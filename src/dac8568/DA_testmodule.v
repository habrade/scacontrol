==> flow/design.v <==
`timescale 1ns / 1ps
module DA_testmodule(reset,clk_50M,din,sclk,syn,start,aclr,ldac,busy
    );
input reset;   
input start;   
input clk_50M;
output aclr;
output ldac;
output din;
output sclk;
output syn;
output busy;
reg [15:0] cnt;
reg flag;
wire clk_50M;
always@(posedge clk_50M) 
begin
if(!start && !flag)
	begin
	flag<=1;
	cnt<=cnt+16'h00f0;
	end
else
	begin
	flag<=0;
	end
end
dac_inter8568 dac_inter_inst(.reset(reset),.start(~start),.clk(clk_50M),
              .ch(8'hFF),  
				  .dataa(16'h6666),.datab(16'h6666),.datac(16'h6666),.datad(16'h6666),  
				  .datae(16'h6666),.dataf(16'h6666),.datag(16'h6666),.datah(16'h6666),
				  .din(din),.sclk(sclk),.syn(syn),.busy_8568(busy));
assign aclr=1'b1;
assign ldac=1'b0;
endmodule
`timescale 1ns / 1ps
module dac_inter8568(
output reg [15:0] current_state,
input reset, 
input start, 
input clk,
input [7:0] ch,
input [15:0] dataa,
input [15:0] datab,
input [15:0] datac,
input [15:0] datad,
input [15:0] datae,
input [15:0] dataf,
input [15:0] datag,
input [15:0] datah,
output din,
output sclk,
output syn,
output busy_8568
);
reg [7:0] ch_reg;
reg [15:0] a_dac_reg;
reg [15:0] b_dac_reg;
reg [15:0] c_dac_reg;
reg [15:0] d_dac_reg;
reg [15:0] e_dac_reg;
reg [15:0] f_dac_reg;
reg [15:0] g_dac_reg;
reg [15:0] h_dac_reg;
reg [31:0] pdata;
wire busy,over;
reg start_wr; 
wr_inter wr_inter_inst(.reset(reset),.start(start_wr),.clk(clk),.data(pdata),.DIN(din),.SCLK(sclk),.SYN(syn),.over(over));
assign busy=~over;
parameter WAIT=16'h0002,HARDRST=16'h0000,SOFTRST=16'h0001,REFON=16'h0004,POWERCH=16'h0008,
          SETA=16'h0010,SETB=16'h0020,SETC=16'h0040,SETD=16'h0080,SETE=16'h0100,SETF=16'h0200,SETG=16'h0400,SETH=16'h0800,
			 OVER=16'h1000,COMPARE=16'h2000,UPDATE=16'h4000;
 reg master_busy;
 reg start_buf;
 reg [15:0] next_state;
 always@(posedge clk or negedge reset)
 begin
 if(!reset)
	begin
		current_state<=HARDRST;
		start_buf<=0;
	end
 else
	begin
		current_state<=next_state;
		start_buf<=start;
	end
 end
always@(busy,current_state,start_buf,start)
 begin
 case(current_state)
 HARDRST:begin if(!busy) next_state<=SOFTRST; else next_state<=HARDRST;  end
 SOFTRST:begin if(!busy) next_state<=WAIT; else next_state<=SOFTRST; end
 WAIT:begin 
			if(!start_buf && start) 
				next_state<=REFON;
			else
				next_state<=WAIT;
		end
 REFON:begin if(!busy) next_state<=UPDATE; else next_state<=REFON; end
 UPDATE:begin
		  next_state<=POWERCH;
		  end
 POWERCH:begin if(!busy) next_state<=SETA; else next_state<=POWERCH; end
 SETA:begin if(!busy) 
              next_state<=SETB;
				else
					next_state<=SETA;
				end
 SETB:begin if(!busy) 
              next_state<=SETC;
				else
					next_state<=SETB;
				end
 SETC:begin if(!busy) 
              next_state<=SETD;
				else
					next_state<=SETC;
				end
 SETD:begin if(!busy) 
              next_state<=SETE;
				else
					next_state<=SETD;
				end
 SETE:begin if(!busy) 
              next_state<=SETF;
				else
					next_state<=SETE;
				end	
 SETF:begin if(!busy) 
              next_state<=SETG;
				else
					next_state<=SETF;
				end
 SETG:begin if(!busy) 
					next_state<=SETH; 
				else 
					next_state<=SETG; 
				end
 SETH:begin if(!busy) 
					next_state<=OVER;
				else 
					next_state<=SETH; 
				end
 OVER:begin next_state<=WAIT; end 
 default:begin next_state<=WAIT; end
 endcase
 end
 always@(posedge clk)
 begin
 case(next_state)
 WAIT:begin start_wr<=1'b0;
				master_busy<=1'b0;
				pdata<=32'h0a000000; 
				ch_reg<=0;
				a_dac_reg<=0;
				b_dac_reg<=0;
				c_dac_reg<=0;
				d_dac_reg<=0;
				e_dac_reg<=0;
				f_dac_reg<=0;
				g_dac_reg<=0;
				h_dac_reg<=0; end
 HARDRST:begin start_wr<=1'b1;
					master_busy<=1'b1;
					pdata<=32'h0a000000; 
					ch_reg<=0;
					a_dac_reg<=0;
					b_dac_reg<=0;
					c_dac_reg<=0;
					d_dac_reg<=0;
					e_dac_reg<=0;
					f_dac_reg<=0;
					g_dac_reg<=0;
					h_dac_reg<=0;
			end   
 SOFTRST:begin start_wr<=1'b1; master_busy<=1'b1; pdata<=32'h07000000; end   
 REFON:begin start_wr<=1'b1; master_busy<=1'b1; pdata<=32'h090a0000; end   
 UPDATE:begin  start_wr<=1'b0;
					master_busy<=1'b1;
					ch_reg<=ch;
				   a_dac_reg<=dataa;
					b_dac_reg<=datab;
					c_dac_reg<=datac;
					d_dac_reg<=datad;
					e_dac_reg<=datae;
					f_dac_reg<=dataf;
					g_dac_reg<=datag;
					h_dac_reg<=datah; 
		  end 
 POWERCH:begin start_wr<=1'b1; master_busy<=1'b1; pdata<={24'h040000,ch_reg};end   
 SETA:begin start_wr<=1'b1; master_busy<=1'b1; pdata<={12'h030,a_dac_reg,4'h0}; end   
 SETB:begin start_wr<=1'b1; master_busy<=1'b1; pdata<={12'h031,b_dac_reg,4'h0}; end   
 SETC:begin start_wr<=1'b1; master_busy<=1'b1; pdata<={12'h032,c_dac_reg,4'h0}; end   
 SETD:begin start_wr<=1'b1; master_busy<=1'b1; pdata<={12'h033,d_dac_reg,4'h0}; end   
 SETE:begin start_wr<=1'b1; master_busy<=1'b1; pdata<={12'h034,e_dac_reg,4'h0}; end   
 SETF:begin start_wr<=1'b1; master_busy<=1'b1; pdata<={12'h035,f_dac_reg,4'h0}; end   
 SETG:begin start_wr<=1'b1; master_busy<=1'b1; pdata<={12'h036,g_dac_reg,4'h0}; end   
 SETH:begin start_wr<=1'b1; master_busy<=1'b1; pdata<={12'h037,h_dac_reg,4'h0}; end   
 OVER:begin start_wr<=1'b0; master_busy<=1'b0; pdata<=32'h0000000; end
 default:begin start_wr<=1'b0; 
					master_busy<=1'b0; 
					pdata<=32'h0000000; 
					ch_reg<=0;
					a_dac_reg<=0;
					b_dac_reg<=0;
					c_dac_reg<=0;
					d_dac_reg<=0;
					e_dac_reg<=0;
					f_dac_reg<=0;
					g_dac_reg<=0;
					h_dac_reg<=0;
			end
 endcase
 end
 assign busy_8568=busy | master_busy;
endmodule
`timescale 1ns / 1ps
module wr_inter(reset,start,clk,data,DIN,SCLK,SYN,over
    );
 input reset;
 input start;
 input clk;
 input [31:0] data;
 output reg DIN;
 output reg SCLK;
 output reg SYN;
 output reg over;
 reg [5:0] cnt;
 reg [31:0] data_buf;
 parameter s0=4'b0000,s1=4'b0001,s2=4'b0010,s3=4'b0100,s4=4'b1000;
 reg [3:0] current_state,next_state;
 always@(posedge clk or negedge reset)
 begin
 if(!reset)
	current_state<=s0;
 else
	current_state<=next_state;
 end
 always@(cnt,current_state,start)
 begin
 case(current_state)
 s0:begin if(start) next_state<=s1; else next_state<=s0; end
 s1:begin next_state<=s2; end
 s2:begin if(cnt>6'h20) next_state<=s4; else next_state<=s3; end
 s3:begin next_state<=s2; end
 s4:begin next_state<=s0; end
 default:begin next_state<=s0; end
 endcase
 end
 always@(posedge clk)
 begin
 case(next_state)
 s0:begin cnt<=6'h00; data_buf<=32'h0a000000; DIN<=1'b0; SCLK<=1'b1; SYN<=1'b1; over<=1'b0; end
 s1:begin cnt<=6'h00; data_buf<=data; DIN<=1'b0; SCLK<=1'b1; SYN<=1'b0; over<=1'b0; end
 s2:begin cnt<=cnt+1'b1; data_buf<=data_buf; DIN<=data_buf[31]; SCLK<=1'b1; SYN<=1'b0; over<=1'b0; end
 s3:begin cnt<=cnt; data_buf<=data_buf<<1; DIN<=DIN; SCLK<=1'b0; SYN<=1'b0; over<=1'b0; end
 s4:begin cnt<=6'h00; data_buf<=32'h00000000; DIN<=1'b0; SCLK<=1'b1; SYN<=1'b1; over<=1'b1; end
 default:begin cnt<=6'h00; data_buf<=32'h0a000000; DIN<=1'b0; SCLK<=1'b1; SYN<=1'b1; over<=1'b0; end
 endcase
 end
endmodule
# == Step by step through the tools: DA_testmodule ==
# What the tools print for DA_testmodule, step after step.
# Line numbers count from 1 in the design file above.
# Operators carry their Yosys type and port widths (W data, S select, Z words).
# Not given: n/a
# setup
top,DA_testmodule
clock,clk_50M
lib,sky130hd
lib_corner,tt_025C_1v80

# == After elaboration ==
# Yosys after proc, flatten, opt, wreduce and memory -nomap, before mapping. Memory bits, and registers merged into a memory's read port (data or address), are not among the register bits. Print and check cells are not counted. Equal cells are merged and count once.
# word_totals
wordCells,92
out_inout_bits,6
inputBits,3
regBits,121
# op_classes
equal,34
mux,28
logic,3
n_cmp,1
n_addsub,1
n_reduce_logical,11
# op_table
operator,count
$pmux W32 S13,1
$pmux W16 S14,1
$pmux W32 S4,1
$eq A16 B1 Y1 const B,2
$eq A16 B10 Y1 const B,2
$eq A16 B11 Y1 const B,2
$eq A16 B12 Y1 const B,2
$eq A16 B15 Y1 const B,2
$eq A16 B2 Y1 const B,2
$eq A16 B3 Y1 const B,2
$eq A16 B4 Y1 const B,2
$eq A16 B5 Y1 const B,2
$eq A16 B6 Y1 const B,2
$eq A16 B7 Y1 const B,2
$eq A16 B8 Y1 const B,2
$eq A16 B9 Y1 const B,2
$logic_not A16 Y1,2
$pmux W16 S2,1
$reduce_or A12 Y1,2
$eq A16 B13 Y1 const B,1
$pmux W8 S2,1
$mux W15,1
$reduce_or A13 Y1,1
$mux W13,1
$pmux W6 S2,1
$pmux W4 S3,1
$mux W12,1
$mux W11,1
# Not listed: further kinds 24, cells in them 35.

# == Depth ==
# Depth = most cells in a row (Yosys ltp): at word level without a register or memory, in the mapped netlist without a sequential cell, where the memories' decode and read muxes count.
# logic_depth
word_depth,7
ABC_AREA,0
mapped_depth,9
mapped_depth_nobuf,7

# == Netlist ==
# Source: synth_stat.txt of the flow (Yosys; design flattened, memories mapped). It holds for the ABC_AREA given above (unset counts as 0); a run with the other value may have another netlist.
# types
type,count,type_area_um2
sky130_fd_sc_hd__edfxtp_1,52,1.56E+03
sky130_fd_sc_hd__dfrtp_1,19,475.456
sky130_fd_sc_hd__nand2_1,37,138.883
sky130_fd_sc_hd__dfxtp_1,5,100.096
sky130_fd_sc_hd__a22o_1,9,78.826
sky130_fd_sc_hd__inv_1,21,78.826
sky130_fd_sc_hd__and3_1,12,75.072
sky130_fd_sc_hd__mux2i_1,6,60.058
sky130_fd_sc_hd__nor2_1,16,60.058
sky130_fd_sc_hd__dfstp_2,2,52.55
sky130_fd_sc_hd__xor2_1,6,52.55
sky130_fd_sc_hd__mux2_2,4,45.043
sky130_fd_sc_hd__and2_1,6,37.536
sky130_fd_sc_hd__o21ai_0,7,35.034
sky130_fd_sc_hd__nor3_1,6,30.029
sky130_fd_sc_hd__xnor2_1,3,26.275
sky130_fd_sc_hd__ha_1,2,25.024
sky130_fd_sc_hd__nand3_1,5,25.024
# Other cell types: 32; their cells: 54.
# synth_totals
yosys_area_um2,3337.0
ffs,78
seqArea_um2,2189.6
stdcells,272
# The figures by module come from a second, unflattened synthesis with its own total; it is not the netlist above.
# hier_totals
hier_cells,784
hier_area_um2,10217.3
# Each row is one instance without its submodules.
# by_module
mod,mod_seq_area_um2,instances,area_um2,cells
dac_inter8568,5310.1,1,8216.6,650
wr_inter,1357.6,1,1974.4,129
DA_testmodule,0.0,1,26.3,5

# == Worst setup path after synthesis ==
# Path of least setup slack by OpenSTA after synthesis, without wires, with an ideal clock, recovery checks aside; 20% of the period is set as input and as output delay. Where synthesis merged equal registers, the netlist keeps one of their names.
# synth_path
kind,register to register
start,register dac_inter_inst.wr_inter_inst.cnt[0]
end,register dac_inter_inst.wr_inter_inst.DIN
path_buffers,2
launch_ns,0.000
driving_pins,9
period_ns,2.07
delay_ns,2.210
arrival_time_ns,1.927
required_ns,1.787
slack_ns,-0.139
setup_ns,0.283
period_less_setup_slack_ns,2.209
# "delay_ns" = arrival - input delay + setup time.
# "driving_pins": output pins that drive a net of the path, with the launching flip-flop's if there is one; two outputs of one cell count as two.
# "period_less_setup_slack_ns" = period - worst setup slack (recovery checks aside). The figure is calculated, with input and output delays left at 20% of the set period.
# The rows between start and end are the longest chain of elaborated cells between them; the timing report does not say that the signal goes this way. Where chains are equally long, one stands for them.
# Each line given opens the expression or statement behind the cell; cells for indexed reads and writes are added by Yosys, which also makes memories of some case tables.
# A register here has more assigning lines than the two given.
# Only ways into the end's enable, where the timed path ends, are counted here.
# synth_via
cell_sequence,sky130_fd_sc_hd__edfxtp_1 sky130_fd_sc_hd__inv_1 sky130_fd_sc_hd__ha_1 sky130_fd_sc_hd__inv_1 sky130_fd_sc_hd__o41ai_1 sky130_fd_sc_hd__and2_0 sky130_fd_sc_hd__clkbuf_1 sky130_fd_sc_hd__clkbuf_1 sky130_fd_sc_hd__inv_1
elab_chain_cells,4
cells_between,4
lines_between,3
cone_classes,1 x compare; 1 x eq/ne; 2 x mux
# synth_rtl
element,line_no,rtl
from (decl),229,reg [5:0] cnt;
from (assign),254,s0:begin cnt<=6'h00; data_buf<=32'h0a000000; DIN<=1'b0; SCLK<=1'b1; SYN<=1'b1; over<=1'b0; end
from (assign),255,s1:begin cnt<=6'h00; data_buf<=data; DIN<=1'b0; SCLK<=1'b1; SYN<=1'b0; over<=1'b0; end
$gt A6 B6 Y1,245,s2:begin if(cnt>6'h20) next_state<=s4; else next_state<=s3; end
$mux W4,245,
$pmux W4 S3,242,case(current_state)
$eq A4 B3 Y1,253,case(next_state)
to (assign),254,
to (assign),255,
to (decl),225,output reg DIN;

# == Timing after layout ==
# From the final timing report of run B: the path of least setup slack in the routed layout; clock arrival at registers is part of the times.
# layout_path
kind,register to register
start,register dac_inter_inst.wr_inter_inst.cnt[0]
end,register dac_inter_inst.wr_inter_inst.cnt[5]
driving_pins,9
setup_ns,0.29
period_ns,3.26
slack_ns,0.44
path_buffers,2
arrival_time_ns,2.88
required_ns,3.31
launch_ns,0.34
# The rows between start and end are the longest chain of elaborated cells between them; the timing report does not say that the signal goes this way. Where chains are equally long, one stands for them.
# A register here has more assigning lines than the two given.
# Only ways into the end's enable, where the timed path ends, are counted here.
# layout_via
cell_sequence,sky130_fd_sc_hd__edfxtp_1 sky130_fd_sc_hd__inv_1 sky130_fd_sc_hd__ha_1 sky130_fd_sc_hd__inv_1 sky130_fd_sc_hd__o41ai_1 sky130_fd_sc_hd__and2_0 sky130_fd_sc_hd__clkbuf_1 sky130_fd_sc_hd__clkbuf_1 sky130_fd_sc_hd__inv_1
elab_chain_cells,4
cells_between,4
lines_between,3
cone_classes,1 x compare; 1 x eq/ne; 2 x mux
# layout_rtl
element,line_no,rtl
from (decl),229,reg [5:0] cnt;
from (assign),254,s0:begin cnt<=6'h00; data_buf<=32'h0a000000; DIN<=1'b0; SCLK<=1'b1; SYN<=1'b1; over<=1'b0; end
from (assign),255,s1:begin cnt<=6'h00; data_buf<=data; DIN<=1'b0; SCLK<=1'b1; SYN<=1'b0; over<=1'b0; end
$gt A6 B6 Y1,245,s2:begin if(cnt>6'h20) next_state<=s4; else next_state<=s3; end
$mux W4,245,
$pmux W4 S3,242,case(current_state)
$eq A4 B3 Y1,253,case(next_state)
to (assign),254,
to (assign),255,
to (decl),229,

# Measured data: module DA_testmodule, platform sky130hd, 2 stored runs of the flow under differing settings, order arbitrary. Input and output delays are each 20% of the period that was set; the output load is 0.01 pF.
# "clock_period_reached_ns" is the run's clock period less its worst setup slack. It is reckoned from that one timing run; input and output delays stay at 20% of the period that was set.
# "worst_path_allowed_less_slack_ns": the worst setup path's part of the clock period (all of it between registers, 20% less for each end at a port) less its slack. A launch clock that arrives late makes it longer, a capture clock that arrives late makes it shorter.
# "total_power_w" rests on the timing tool's default activity at the inputs, not on a simulated workload.
# Among the settings, - means not set for that run.
# Among the results, - means that no value is shown for the run.
stored run,period_ns,CORE_UTILIZATION,SETUP_SLACK_MARGIN,PLACE_DENSITY,HOLD_SLACK_MARGIN,CORE_ASPECT_RATIO,CORE_MARGIN,CELL_PAD_IN_SITES_GLOBAL_PLACEMENT,ABC_AREA,GPL_ROUTABILITY_DRIVEN,CTS_CLUSTER_SIZE,CTS_CLUSTER_DIAMETER,CAP_MARGIN,SLEW_MARGIN,CELL_PAD_IN_SITES_DETAIL_PLACEMENT,TNS_END_PERCENT,GPL_TIMING_DRIVEN,MIN_ROUTING_LAYER,MAX_ROUTING_LAYER,synth_area_um2,die_area_um2,post_route_stdcell_area_um2,final_util_frac,setup_worst_slack_ns,timing.setup.tns_ns,total_power_w,clock_period_reached_ns,worst_path_allowed_less_slack_ns,path_kind
run A,2.06,60,-0.13,0.87,0.03,0.62,5,3,1,1,16,108,20,20,-,-,-,-,-,-,-,-,-,-,-,-,-,-,-
run B,3.26,16,-0.24,0.61,-,0.9,2,-,-,1,15,-,20,20,0,60,0,met2,met4,3337.0,22028.5,3996.3,0.194,0.436,0.000,0.002098,2.824,2.82,register to register
# Run A: no final report: placement broke off with GPL-0301
